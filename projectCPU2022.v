==> flow/design.v <==
`timescale 1ns / 1ps
module projectCPU2022(
  clk,
  rst,
  wrEn,
  data_fromRAM,
  addr_toRAM,
  data_toRAM,
  PC,
  W
);
parameter ADD = 0;
parameter NOR = 1;
parameter SRL = 2;
parameter RRL = 3;
parameter CMP = 4;
parameter BZ = 5;
parameter CP2W = 6;
parameter CPfW = 7;
parameter RI = 0;  
parameter DE = 1;  
parameter RD4 = 2;  
parameter EX = 3;  
input clk, rst;
input wire [15:0] data_fromRAM;
output reg [15:0] data_toRAM;
output reg wrEn;
output reg [12:0] addr_toRAM;
output reg [12:0] PC;  
output reg [15:0] W;  
reg [12:0] PCNext;
reg [15:0] WNext;
reg [2:0] state, stateNext;
reg [2:0] opcode, opcodeNext;
reg [12:0] operandA, operandANext;
reg [15:0] starA, starANext;
always @(posedge clk) begin
	state 	<= #1 stateNext;
	PC 		<= #1 PCNext;
	opcode 	<= #1 opcodeNext;
	operandA <= #1 operandANext;
	starA 	<= #1 starANext;
	W 			<= #1 WNext;
end
always @(*) begin
	stateNext    = state;
	PCNext 		 = PC;
	opcodeNext   = opcode;
	operandANext = operandA;
	starANext 	 = starA;
	WNext 		 = W;
	addr_toRAM   = 0;
	data_toRAM   = 0;
	wrEn         = 0;
	if(rst) begin
		stateNext 	 = 0;
		PCNext 	 	 = 0;
		opcodeNext   = 0;
		operandANext = 0;
		starANext 	 = 0;
		WNext 		 = 0;
		addr_toRAM   = 0;
		data_toRAM   = 0;
		wrEn         = 0;
	end
	else begin
		case(state)
			RI : begin
				PCNext 		 = PC;
				opcodeNext   = opcode;
				operandANext = 0;
				starANext 	 = 0;
				WNext 		 = W;
				addr_toRAM   = PC;
				data_toRAM   = 0;
				wrEn         = 0;
				stateNext 	 = DE;
			end
			DE : begin   
				PCNext = PC;
				opcodeNext = data_fromRAM[15:13];
				operandANext = data_fromRAM[12:0];
				starANext = 0;
				addr_toRAM = data_fromRAM[12:0] == 0 ? 4 : data_fromRAM[12:0];  
				WNext = W;
				wrEn = 0;
				data_toRAM = 0;
				stateNext = data_fromRAM[12:0] == 0 ? RD4 : EX;
			end
			RD4 : begin  
				PCNext = PC;
				opcodeNext = opcode;
				operandANext = data_fromRAM;
				addr_toRAM = operandANext;   
			   WNext = W;
				wrEn = 0;
				data_toRAM = 0;
				stateNext = EX;
			end
			EX : begin 
				starANext = data_fromRAM;  
				case(opcode)
					ADD : begin
						WNext = W + starANext;
						PCNext = PC+1;
						stateNext = RI;
					end
					NOR : begin
						WNext = ~(W | starANext);
						PCNext = PC+1;
						stateNext = RI;
					end
					SRL : begin
						if(starANext < 16) begin
                     WNext = W >> starANext;
                  end
                  else begin
                     WNext = W << (starANext - 16);
							if(starANext >= 32) begin
								WNext = W << (starANext % 16);
							end
						end
						PCNext = PC+1;
						stateNext = RI;
					end
					RRL : begin
						if(starANext < 16) begin
							WNext = (W >> starANext) | (W << (16 - starANext));
						end
						else begin 
							WNext = (W << (starANext - 16)) | (W >> (16 - (starANext - 16)));
							if(starANext >= 32) begin
								WNext = (W << (starANext % 16)) | (W >> (16 - (starANext % 16)));
							end
						end
						PCNext = PC+1;
						stateNext = RI;
					end
					CMP : begin
						if(WNext < starANext)
							WNext = 65535;
						else if(W == starANext)
							WNext = 0;
						else
							WNext = 1;
						PCNext = PC+1;
						stateNext = RI;
					end
					BZ : begin
						if(starANext == 0) begin
							PCNext = W;
						end
						else begin 
							PCNext = PC+1;
						end
						stateNext = RI;	
					end
					CP2W : begin
						WNext = starANext;
						PCNext = PC+1;
						stateNext = RI;
					end
					CPfW : begin
						wrEn = 1;
						addr_toRAM = operandA;
						data_toRAM = W;
						PCNext = PC+1;
						stateNext = RI;
					end
				endcase	
			end
			default: begin 
				PCNext = 0;
				stateNext = 0;
				WNext = 0;
				opcodeNext = 0;
				operandANext = 0;
				starANext = 0;
				addr_toRAM = 0;
				wrEn = 0;
				data_toRAM = 0;
			end
		endcase
	end
end
endmodule
Step by step through the tools: projectCPU2022 --
Tool output for the design above, in the order of the flow. Lines are those of the file above, counted from 1. Operators: Yosys type, input widths -> output width; for muxes data width and select width s. Library cell names are shortened. A cell with n/a has no value.
Design: top module projectCPU2022, clock clk, cell library sky130hd, corner tt_025C_1v80

Word level --
Source: Yosys, flattened and elaborated, memories not mapped. Widths are those after wreduce. Registers that Yosys merges into a memory's read port (data or address) are not register bits. Print and check cells do not count. Equal cells are merged and count once.
Operators by class: order comparisons 3, reduce/logical cells 12, shifts and indexed selects 6, eq/ne operators 12, add/subtract/negate cells 6, div/mod/pow operators 0, multipliers 0, bitwise gates (word level) 6, multiplexer cells 26
Operators by type and width (number):
- $mux 16 | 7
- $pmux 13 s2 | 4
- $pmux 16 s6 | 1
- $or 16x16->16 | 4
- $shl 16x32->16 | 2
- $shr 16x32->16 | 2
- $pmux 16 s2 | 2
- $pmux 13 s4 | 1
- $mux 13 | 3
- $sub 6x17->18 const A | 1
- $sub 16x5->17 const B | 1
- $sub 5x16->17 const A | 1
- $add 16x16->16 | 1
- $lt 16x16->1 | 1
- $eq 16x16->1 | 1
- $shr 16x16->16 | 1
- $shl 16x4->16 | 1
- $lt 16x5->1 const B | 1
- $ge 16x6->1 const B | 1
- $not 16->16 | 1
- $logic_not 16->1 | 1
- $reduce_or 7->1 | 2
- $add 13x1->13 const B | 1
- $logic_not 13->1 | 1
- $eq 3x2->1 const B | 4
- $eq 3x3->1 const B | 4
- $pmux 3 s4 | 1
- $reduce_or 8->1 | 1
Not listed: further kinds 12, cells in them 19.
Storage and ports: output and inout bits 59, bits in latches 0, register bits 48, input port bits 18, memory cells 0, bits in read-only memories 0, bits in writable memories 0, elaborated cells 76, word width x clocked read ports 0

Logic depth --
Yosys ltp: most cells in a row. Word level: on the elaborated netlist, between registers, memories and ports. Mapped: between sequential cells and ports; inverters and the memories' decode and read muxes count.
Logic depth: word-level depth 8, ABC_AREA 0, depth in mapped cells 15, gate-level depth less buffers 11

Mapped cells and area --
Source: synth_stat.txt of the flow (Yosys; design flattened, memories mapped). It holds for the ABC_AREA given above (unset counts as 0); a run with the other value may have another netlist. Totals and module areas in this step are rounded.
Cell types:
- dfxtp_1 | number 49, area in all 980.941 sq um
- ha_1 | number 54, area in all 675.648 sq um
- mux2i_1 | number 46, area in all 460.442 sq um
- mux4_2 | number 18, area in all 405.389 sq um
- a21oi_1 | number 80, area in all 400.384 sq um
- nor2_1 | number 104, area in all 390.374 sq um
- o21ai_0 | number 71, area in all 355.341 sq um
- nand2_1 | number 79, area in all 296.534 sq um
- clkbuf_1 | number 68, area in all 255.245 sq um
- mux2_2 | number 15, area in all 168.912 sq um
- xnor2_1 | number 19, area in all 166.41 sq um
- inv_1 | number 43, area in all 161.405 sq um
- nand3_1 | number 28, area in all 140.134 sq um
- and2_1 | number 22, area in all 137.632 sq um
- nor3_1 | number 26, area in all 130.125 sq um
- a211oi_1 | number 17, area in all 127.622 sq um
- a22oi_1 | number 16, area in all 120.115 sq um
- o211ai_1 | number 15, area in all 112.608 sq um
Other cell types: 77; their cells: 267.
Synthesis totals: flip-flops 49, cell count 1037, area of sequential cells 981 sq um, synthesis area 7670 sq um, buffer cells 93

Timing after synthesis --
Source: OpenSTA report_checks on the synthesized netlist (no wires, ideal clock, input and output delay 20% of the period each), path of least setup slack; recovery checks are left aside. Register names are those of the netlist, which keeps one name where synthesis merged equal registers.
Timing post-synthesis: path kind input-to-reg, start in data_fromRAM[0], end reg W[14], stages on the path 13, delay of the path 3.373 ns, library setup time 0.123 ns, arrival 4.272 ns, external input delay 1.022 ns, data required time 4.987 ns, buffers on the path 2, launch time at the first pin 1.022 ns, path slack 0.715 ns, clock period 5.11 ns, synthesis period reached 4.395 ns
"delay of the path" = arrival - input delay + setup time. "stages on the path": output pins that drive a net of the path, with the launching flip-flop's if there is one; two outputs of one cell count as two. "synthesis period reached" = period - worst setup slack (recovery checks aside). The figure is calculated, with input and output delays left at 20% of the set period. The rows between start and end are the longest chain of elaborated cells between them; the timing report does not say that the signal goes this way. Where chains are equally long, one stands for them. A line is the first line of the expression or statement that the cell stems from. Yosys adds cells for indexed reads and writes and turns some case tables into memories.
Between the ends, post-synthesis: cell sequence clkbuf_1 clkinv_1 buf_1 ha_1 nor3_1 nor4b_4 xnor2_1 mux2i_1 o22ai_1 o311ai_0 a21boi_0 a31oi_1 o21ai_0, length of the longest elaborated chain 8, elaborated cells on any way between the ends 24, those cells by class 5 x add/sub; 3 x compare; 6 x shift; 7 x mux; 3 x logic
Ends and longest elaborated chain, post-synthesis:
- start, declared | line 25 | input wire [15:0] data_fromRAM;
- $sub 16x5->17 | line 131 | WNext = (W << (starANext - 16)) | (W >> (16 - (starANext - 16)));
- $sub 6x17->18 | line 131
- $shr 16x32->16 | line 131
- $or 16x16->16 | line 131
- $mux 16 | line 132 | if(starANext >= 32) begin
- $mux 16 | line 127 | if(starANext < 16) begin
- $pmux 16 s6 | line 102 | case(opcode)
- $pmux 16 s2 | line 67 | case(state)
- end, assigned | line 43 | W <= #1 WNext;
- end, declared | line 30 | output reg [15:0] W;

Timing after layout --
From the final timing report of job 1: the path of least setup slack in the routed layout; clock arrival at registers is part of the times.
Timing post-layout: path kind input-to-reg, start in data_fromRAM[13], end reg W[12], stages on the path 11, arrival 5.26 ns, external input delay 1.11 ns, buffers on the path 1, data required time 5.74 ns, launch time at the first pin 1.11 ns, path slack 0.48 ns, library setup time 0.12 ns, clock period 5.56 ns
The rows between start and end are the longest chain of elaborated cells between them; the timing report does not say that the signal goes this way. Where chains are equally long, one stands for them.
Between the ends, post-layout: cell sequence clkdlybuf4s50_1 inv_1 ha_1 nor4_1 nand2_1 a31oi_1 o31ai_2 a221oi_1 o21ai_0 a311oi_1 o21ai_0, length of the longest elaborated chain 8, elaborated cells on any way between the ends 19, those cells by class 3 x add/sub; 3 x compare; 4 x shift; 7 x mux; 2 x logic
Ends and longest elaborated chain, post-layout:
- start, declared | line 25 | input wire [15:0] data_fromRAM;
- $sub 16x5->17 | line 131 | WNext = (W << (starANext - 16)) | (W >> (16 - (starANext - 16)));
- $sub 6x17->18 | line 131
- $shr 16x32->16 | line 131
- $or 16x16->16 | line 131
- $mux 16 | line 132 | if(starANext >= 32) begin
- $mux 16 | line 127 | if(starANext < 16) begin
- $pmux 16 s6 | line 102 | case(opcode)
- $pmux 16 s2 | line 67 | case(state)
- end, assigned | line 43 | W <= #1 WNext;
- end, declared | line 30 | output reg [15:0] W;

Settings and measured results of 2 stored flow runs for module projectCPU2022 (sky130hd), not sorted in any way. The constraints put input and output delay at 20% of the set period each and load the outputs with 0.01 pF.
"achieved clock period" is the run's clock period less its worst setup slack. It is reckoned from that one timing run; input and output delays stay at 20% of the period that was set.
"critical path time" means the part of the period allowed to the worst setup path (the constraints hold back 20% at inputs and 20% at outputs) less its slack; where the path has registers, the arrival times of their clocks count too.
"overall power" rests on the timing tool's default activity at the inputs, not on a simulated workload.
The measured numbers are rounded.

[job 1] flow files
==> flow/run.sh <==
#!/bin/bash
# the make line also repeats the synthesis and layout settings of config.mk as NAME=value (left out here)
make -C /OpenROAD-flow-scripts/flow DESIGN_CONFIG=/design/flow/config.mk WORK_HOME=/design/flow/orfs CLKGATE_MAP_FILE= finish
==> flow/config.mk <==
export PLATFORM = sky130hd
export DESIGN_NAME = projectCPU2022
export DESIGN_NICKNAME = projectCPU2022
export VERILOG_FILES = /design/flow/design.v
export SDC_FILE = /design/flow/constraint.sdc
export NUM_CORES = 4
export LEC_CHECK = 0
export CAP_MARGIN = 20
export CORE_MARGIN = 8
export CORE_UTILIZATION = 28
export CTS_CLUSTER_SIZE = 29
export HOLD_SLACK_MARGIN = 0.09
export SLEW_MARGIN = 35
==> flow/constraint.sdc <==
create_clock -name core_clock -period 5.56 [get_ports {clk}]
set_input_delay 1.1120 -clock core_clock [delete_from_list [all_inputs] [get_ports {clk}]]
set_output_delay 1.1120 -clock core_clock [all_outputs]
set_load 0.01 [all_outputs]

[job 1] result: overall power 1.06 mW; critical path time 3.97 ns; worst setup path type input-to-reg; post-route worst hold slack 0.522 ns; achieved clock period 5.083 ns; chip area in the Yosys report 7670 sq um; total negative slack 0.000 ns; overall die area 33000 sq um; utilization 33.2%; standard-cell area after routing 8940 sq um; lowest setup slack 0.477 ns

[job 2] flow files
==> flow/run.sh <==
#!/bin/bash
# the make line also repeats the synthesis and layout settings of config.mk as NAME=value (left out here)
make -C /OpenROAD-flow-scripts/flow DESIGN_CONFIG=/design/flow/config.mk WORK_HOME=/design/flow/orfs CLKGATE_MAP_FILE= finish
==> flow/config.mk <==
export PLATFORM = sky130hd
export DESIGN_NAME = projectCPU2022
export DESIGN_NICKNAME = projectCPU2022
export VERILOG_FILES = /design/flow/design.v
export SDC_FILE = /design/flow/constraint.sdc
export NUM_CORES = 4
export LEC_CHECK = 0
export ABC_AREA = 0
export CAP_MARGIN = 10
export CORE_ASPECT_RATIO = 1.34
export CORE_MARGIN = 2
export CORE_UTILIZATION = 49
export CTS_CLUSTER_DIAMETER = 257
export CTS_CLUSTER_SIZE = 25
export GPL_TIMING_DRIVEN = 1
export MAX_ROUTING_LAYER = met5
export PLACE_DENSITY_LB_ADDON = 0.09
export SETUP_SLACK_MARGIN = 0.65
export SLEW_MARGIN = 20
==> flow/constraint.sdc <==
create_clock -name core_clock -period 3.74 [get_ports {clk}]
set_input_delay 0.7480 -clock core_clock [delete_from_list [all_inputs] [get_ports {clk}]]
set_output_delay 0.7480 -clock core_clock [all_outputs]
set_load 0.01 [all_outputs]

[job 2] result: overall power 1.93 mW; critical path time 2.61 ns; worst setup path type input-to-reg; post-route worst hold slack 0.528 ns; achieved clock period 3.354 ns; chip area in the Yosys report 7670 sq um; total negative slack 0.000 ns; overall die area 16700 sq um; utilization 76.4%; standard-cell area after routing 11600 sq um; lowest setup slack 0.386 ns
